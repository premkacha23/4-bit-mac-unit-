==> flow/design.v <==
`timescale 1ns / 1ps
module MAC_UNIT(f,i,j,clk,rst);
    input [3:0]i,j;
    input clk,rst;
    output [8:0]f;
    wire [7:0]m,a;
    wire [8:0]t;
    wire ca1;
    wmul_4_bit multiply(m,i,j);
    csa_8_bit adder(a,ca1,m,t[7:0],t[8]);
    buf_9_bit accmulator(t,{ca1,a},clk,rst);
    assign f = t;
endmodule
module buf_9_bit(q,d,clk,rst);
    input [8:0]d;
    input clk,rst;
    output [8:0]q;
        d_ff buffer0(q[0],d[0],clk,rst);
        d_ff buffer1(q[1],d[1],clk,rst);
        d_ff buffer2(q[2],d[2],clk,rst);
        d_ff buffer3(q[3],d[3],clk,rst);
        d_ff buffer4(q[4],d[4],clk,rst);
        d_ff buffer5(q[5],d[5],clk,rst);   
        d_ff buffer6(q[6],d[6],clk,rst);
        d_ff buffer7(q[7],d[7],clk,rst);
        d_ff buffer8(q[8],d[8],clk,rst);
endmodule
module d_ff(q,d,clk,rst);
    input d,clk,rst;
    output reg q;
    always @(posedge clk or negedge rst)
    begin
        if(!rst)
            q <= 1'b0; 
        else 
            q <= d; 
    end
endmodule 
module csa_8_bit(sum,cout,a,b,cin);
    input [7:0]a,b;
    input cin;
    output [7:0]sum;
    output cout;
    wire [7:0]s,c;
    wire [6:0]t;
    full_adder adder0(s[0],c[0],a[0],b[0],cin);
    full_adder adder1(s[1],c[1],a[1],b[1],cin);
    full_adder adder2(s[2],c[2],a[2],b[2],cin);
    full_adder adder3(s[3],c[3],a[3],b[3],cin);
    full_adder adder4(s[4],c[4],a[4],b[4],cin);
    full_adder adder5(s[5],c[5],a[5],b[5],cin);
    full_adder adder6(s[6],c[6],a[6],b[6],cin);
    full_adder adder7(s[7],c[7],a[7],b[7],cin);
    assign sum[0] = s[0];
    half_adder adder8(sum[1],t[0],c[0],s[1]);
    full_adder adder9(sum[2],t[1],c[1],s[2],t[0]);
    full_adder adder10(sum[3],t[2],c[2],s[3],t[1]);
    full_adder adder11(sum[4],t[3],c[3],s[4],t[2]);
    full_adder adder12(sum[5],t[4],c[4],s[5],t[3]);
    full_adder adder13(sum[6],t[5],c[5],s[6],t[4]);
    full_adder adder14(sum[7],t[6],c[6],s[7],t[5]);
    half_adder adder15(cout, ,c[7],t[6]);
endmodule
module wmul_4_bit(c,a,b);
    input [3:0]a,b;
    output [7:0]c;
    reg p[3:0][3:0];
    wire s0,s1,s2,s3,s4,s5,s6,s7,s8,s9,s10,s11;
    wire c0,c1,c2,c3,c4,c5,c6,c7,c8,c9,c10,c11;
    integer i,j;
    always @ (a or b)
    begin
        for(i=0;i<=3;i=i+1)
            for(j=0;j<=3;j=j+1)
                p[j][i] <= a[j]&b[i];
     end 
     half_adder adder1(s0,c0,p[0][1],p[1][0]);
     full_adder adder2(s1,c1,p[0][2],p[1][1],p[2][0]);
     full_adder adder3(s2,c2,p[0][3],p[1][2],p[2][1]);
     half_adder adder4(s3,c3,p[1][3],p[2][2]);
     half_adder adder5(s4,c4,s1,c0);
     full_adder adder6(s5,c5,s2,c1,p[3][0]);
     full_adder adder7(s6,c6,s3,c2,p[3][1]);
     full_adder adder8(s7,c7,p[2][3],c3,p[3][2]);
     half_adder adder9(s8,c8,s5,c4);
     full_adder adder10(s9,c9,s6,c5,c8);
     full_adder adder11(s10,c10,s7,c6,c9);
     full_adder adder12(s11,c11,p[3][3],c7,c10);
     assign c[0] = p[0][0];
     assign c[1] = s0;
     assign c[2] = s4;
     assign c[3] = s8;
     assign c[4] = s9;
     assign c[5] = s10;
     assign c[6] = s11;
     assign c[7] = c11;
endmodule
module full_adder(sum,carry,a,b,c);
    output sum,carry;
    input a,b,c;
    wire w1,w2,w3;
    half_adder adder1(w1,w2,a,b);
    half_adder adder2(sum,w3,w1,c);
    or(carry,w2,w3);
endmodule
module half_adder(sum,carry,a,b);
    output sum,carry;
    input a,b;
    xor(sum,a,b);
    and(carry,a,b);
endmodule
Tool chain data of MAC_UNIT
Tool output for the design above, in the order of the flow. Lines are those of the file above, counted from 1. Operators carry their Yosys type and port widths (W data, S select, Z words). Library cell names are shortened. Not given: n/a

Top: MAC_UNIT. Clock: clk. Library: sky130hd. Timing corner: tt_025C_1v80.

Word level
Counts by Yosys on the flattened word-level netlist (proc, flatten, opt, wreduce). Print and check cells are left out. Cells with the same type and inputs are merged into one.

The figure for flip-flop bits (word level) is 9. Under latch bits stands 0. The figure for bits in writable memories is 0. ROM bits: 0. Clocked read ports x word width: 0. For memories kept the number is 0. The figure for output and inout port bits is 9. The entry for cells after elaboration reads 146.

For add/sub/neg operators the number is 0. The entry for multipliers reads 0. For div/mod/pow operators the number is 0. $lt $le $gt $ge: 0. Equal/unequal tests: 0. Shift-type cells: 0. For mux-type cells the number is 0. The figure for bitwise operators is 137. The entry for reduce/logical cells reads 0.

Operators by type and width (count): $and A1 B1 Y1 (65); $xor A1 B1 Y1 (50); $or A1 B1 Y1 (22).

Depth
Yosys ltp: most cells in a row. Word level: on the elaborated netlist, between registers, memories and ports. Mapped: between sequential cells and ports; inverters and the memories' decode and read muxes count.

Depth in word-level cells: 21. The figure for ABC_AREA is 0. The entry for gate-level depth with buffers reads 15. Mapped depth without buffers: 15.

After synthesis
The flow's flattened synthesis, as Yosys stat reports it; memories are mapped. The netlist is that of the ABC_AREA named above (0 if unset); the other value can give another one. Totals and module areas in this step are rounded.

Cells by type: fa_1 (count 22, total area 440.422 um^2); dfrtp_1 (count 9, total area 225.216 um^2); inv_1 (count 32, total area 120.115 um^2); and2_1 (count 11, total area 68.816 um^2); buf_4 (count 9, total area 67.565 um^2); ha_1 (count 5, total area 62.56 um^2); nand2_1 (count 5, total area 18.768 um^2); xnor2_1 (count 1, total area 8.758 um^2).

The entry for cell count reads 94. The figure for mapped area is 1010 um^2. For mapped flip-flops the number is 9.

The figures by module come from a second, unflattened synthesis with its own total; it is not the netlist above.

Under cell total of the unflattened synthesis stands 106. Area total of the unflattened synthesis: 1160 um^2.

Each row is one instance without its submodules.

Modules: half_adder (times used 50, cells 1, area 12.5 um^2, seq. area 0.0 um^2); d_ff (times used 9, cells 1, area 25.0 um^2, seq. area 25.0 um^2); wmul_4_bit (times used 1, cells 24, area 160 um^2, seq. area 0.0 um^2); full_adder (times used 22, cells 1, area 6.3 um^2, seq. area 0.0 um^2); csa_8_bit (times used 1, cells 1, area 7.5 um^2, seq. area 0.0 um^2); MAC_UNIT (times used 1, cells 0, area 0.0 um^2, seq. area 0.0 um^2); buf_9_bit (times used 1, cells 0, area 0.0 um^2, seq. area 0.0 um^2).

Timing after synthesis
OpenSTA on the mapped netlist: ideal clock, no wires. The path of least setup slack (recovery checks aside). Input and output delay are each 20% of the period. Register names are those of the netlist, which keeps one name where synthesis merged equal registers.

Path kind: in2reg. Start: input port j[3]. End: register accmulator.buffer8.q. For period the number is 5.84 ns. For external input delay the number is 1.168 ns. Under setup time stands 0.123 ns. Arrival: 5.207 ns. For slack the number is 0.511 ns. For delay of the path the number is 4.162 ns. The entry for stages reads 14. Under synthesis period reached stands 5.329 ns.

"delay of the path" is the arrival time less input delay plus setup time. "stages" counts driving pins, that of a launching flip-flop among them; a cell with two outputs on the path counts twice. "synthesis period reached" = period - worst setup slack (recovery checks aside). The figure is calculated, with input and output delays left at 20% of the set period. Between the ends stands the longest chain of elaborated cells between them, by number of cells; it is not shown to be the way that was timed. Of several equally long chains one is given. Each line given opens the expression or statement behind the cell; cells for indexed reads and writes are added by Yosys, which also makes memories of some case tables.

Path through: nand2_1 > fa_1 > fa_1 > inv_1 > ha_1 > inv_1 > fa_1 > inv_1 > fa_1 > fa_1 > fa_1 > fa_1 > fa_1 > xnor2_1. For cells in the longest elaborated chain the number is 20.

RTL lines, path post-synthesis: start: declaration (RTL line 3) `input [3:0]i,j;`; $and A1 B1 Y1 (RTL line 75) `p[j][i] <= a[j]&b[i];`; $xor A1 B1 Y1 (RTL line 109) `xor(sum,a,b);`; $and A1 B1 Y1 (RTL line 110) `and(carry,a,b);`; $or A1 B1 Y1 (RTL line 104) `or(carry,w2,w3);`; $xor A1 B1 Y1 x3 (RTL line 109); $and A1 B1 Y1 (RTL line 110); $or A1 B1 Y1 (RTL line 104); $and A1 B1 Y1 (RTL line 110); $or A1 B1 Y1 (RTL line 104); $xor A1 B1 Y1 x4 (RTL line 109); $and A1 B1 Y1 (RTL line 110); $or A1 B1 Y1 (RTL line 104); $and A1 B1 Y1 (RTL line 110); $or A1 B1 Y1 (RTL line 104); $xor A1 B1 Y1 (RTL line 109); end: assignment (RTL line 34) `q <= 1'b0;`; end: assignment (RTL line 36) `q <= d;`; end: declaration (RTL line 30) `output reg q;`.

Worst path after layout
From the final timing report of job 1: the path of least setup slack in the routed layout; clock arrival at registers is part of the times.

Path kind: in2reg. Start: input port i[3]. End: register accmulator.buffer8.q. For period the number is 4.0 ns. For external input delay the number is 0.80 ns. Under setup time stands 0.11 ns. Arrival: 4.72 ns. For slack the number is -0.58 ns. The entry for stages reads 14.

Between the ends stands the longest chain of elaborated cells between them, by number of cells; it is not shown to be the way that was timed. Of several equally long chains one is given.

Path through: clkdlybuf4s50_1 > nand2_1 > fa_1 > inv_2 > ha_4 > inv_2 > fa_2 > fa_1 > inv_2 > fa_2 > fa_2 > fa_2 > fa_2 > xnor2_1. For cells in the longest elaborated chain the number is 17.

RTL lines, path after layout: start: declaration (RTL line 3) `input [3:0]i,j;`; $and A1 B1 Y1 (RTL line 75) `p[j][i] <= a[j]&b[i];`; $and A1 B1 Y1 (RTL line 110) `and(carry,a,b);`; $or A1 B1 Y1 (RTL line 104) `or(carry,w2,w3);`; $xor A1 B1 Y1 (RTL line 109) `xor(sum,a,b);`; $and A1 B1 Y1 (RTL line 110); $or A1 B1 Y1 (RTL line 104); $and A1 B1 Y1 (RTL line 110); $or A1 B1 Y1 (RTL line 104); $xor A1 B1 Y1 x4 (RTL line 109); $and A1 B1 Y1 (RTL line 110); $or A1 B1 Y1 (RTL line 104); $and A1 B1 Y1 (RTL line 110); $or A1 B1 Y1 (RTL line 104); $xor A1 B1 Y1 (RTL line 109); end: assignment (RTL line 34) `q <= 1'b0;`; end: assignment (RTL line 36) `q <= d;`; end: declaration (RTL line 30) `output reg q;`.

--- measured runs ---
Design MAC_UNIT on sky130hd. What follows are 2 stored runs of the flow, each under its own settings; their order means nothing. The constraints put input and output delay at 20% of the set period each and load the outputs with 0.01 pF. "achieved clock period": clock period set for the run, less the worst setup slack. It is reckoned from that one timing run; input and output delays stay at 20% of the period that was set. "allowed time less slack (worst setup path)" means the part of the period allowed to the worst setup path (the constraints hold back 20% at inputs and 20% at outputs) less its slack; where the path has registers, the arrival times of their clocks count too. By "total power after layout" is meant OpenSTA's value without simulated activity: inputs other than the clock are taken to toggle once in ten clock periods, and the tool carries that through the logic. Measured values are rounded.

Files of job 1:
==> flow/run.sh <==
#!/bin/bash
# the make line also repeats the synthesis and layout settings of config.mk as NAME=value (left out here)
make -C /OpenROAD-flow-scripts/flow DESIGN_CONFIG=/design/flow/config.mk WORK_HOME=/design/flow/orfs CLKGATE_MAP_FILE= finish
==> flow/config.mk <==
export PLATFORM = sky130hd
export DESIGN_NAME = MAC_UNIT
export DESIGN_NICKNAME = MAC_UNIT
export VERILOG_FILES = /design/flow/design.v
export SDC_FILE = /design/flow/constraint.sdc
export NUM_CORES = 4
export LEC_CHECK = 0
export CAP_MARGIN = 20
export CORE_ASPECT_RATIO = 1.84
export CORE_MARGIN = 2
export CORE_UTILIZATION = 57
export CTS_CLUSTER_SIZE = 30
export GPL_TIMING_DRIVEN = 1
export PLACE_DENSITY_LB_ADDON = 0.29
export SETUP_SLACK_MARGIN = 0.34
export SLEW_MARGIN = 20
export TNS_END_PERCENT = 100
==> flow/constraint.sdc <==
create_clock -name core_clock -period 4.0 [get_ports {clk}]
set_input_delay 0.8000 -clock core_clock [delete_from_list [all_inputs] [get_ports {clk}]]
set_output_delay 0.8000 -clock core_clock [all_outputs]
set_load 0.01 [all_outputs]

Results of job 1. The measured setup TNS is -1.41 ns. The allowed time less slack (worst setup path) is 3.78 ns. Class of the worst setup path: in2reg. The utilization in the final report comes to 80.2%. For the std-cell area (final layout) the run shows 1330 um^2. The post-synthesis cell area reads 1010 um^2. For the total power after layout the run shows 1.00 mW. The achieved clock period reads 4.585 ns. The measured smallest setup slack is -0.585 ns. The measured full die area is 2140 um^2. The smallest hold slack reads 0.587 ns.

Files of job 2:
==> flow/run.sh <==
#!/bin/bash
# the make line also repeats the synthesis and layout settings of config.mk as NAME=value (left out here)
make -C /OpenROAD-flow-scripts/flow DESIGN_CONFIG=/design/flow/config.mk WORK_HOME=/design/flow/orfs CLKGATE_MAP_FILE= finish
==> flow/config.mk <==
export PLATFORM = sky130hd
export DESIGN_NAME = MAC_UNIT
export DESIGN_NICKNAME = MAC_UNIT
export VERILOG_FILES = /design/flow/design.v
export SDC_FILE = /design/flow/constraint.sdc
export NUM_CORES = 4
export LEC_CHECK = 0
export CAP_MARGIN = 40
export CELL_PAD_IN_SITES_DETAIL_PLACEMENT = 1
export CORE_ASPECT_RATIO = 0.59
export CORE_MARGIN = 2
export CORE_UTILIZATION = 49
export PLACE_DENSITY_LB_ADDON = 0.15
export SETUP_SLACK_MARGIN = -0.11
export SLEW_MARGIN = 20
==> flow/constraint.sdc <==
create_clock -name core_clock -period 6.42 [get_ports {clk}]
set_input_delay 1.2840 -clock core_clock [delete_from_list [all_inputs] [get_ports {clk}]]
set_output_delay 1.2840 -clock core_clock [all_outputs]
set_load 0.01 [all_outputs]

Results of job 2. The measured setup TNS is 0.000 ns. The allowed time less slack (worst setup path) is 4.61 ns. Class of the worst setup path: in2reg. The utilization in the final report comes to 62.2%. For the std-cell area (final layout) the run shows 1190 um^2. The post-synthesis cell area reads 1010 um^2. For the total power after layout the run shows 0.569 mW. The achieved clock period reads 5.889 ns. The measured smallest setup slack is 0.531 ns. The measured full die area is 2460 um^2. The smallest hold slack reads 0.596 ns.
--- end ---
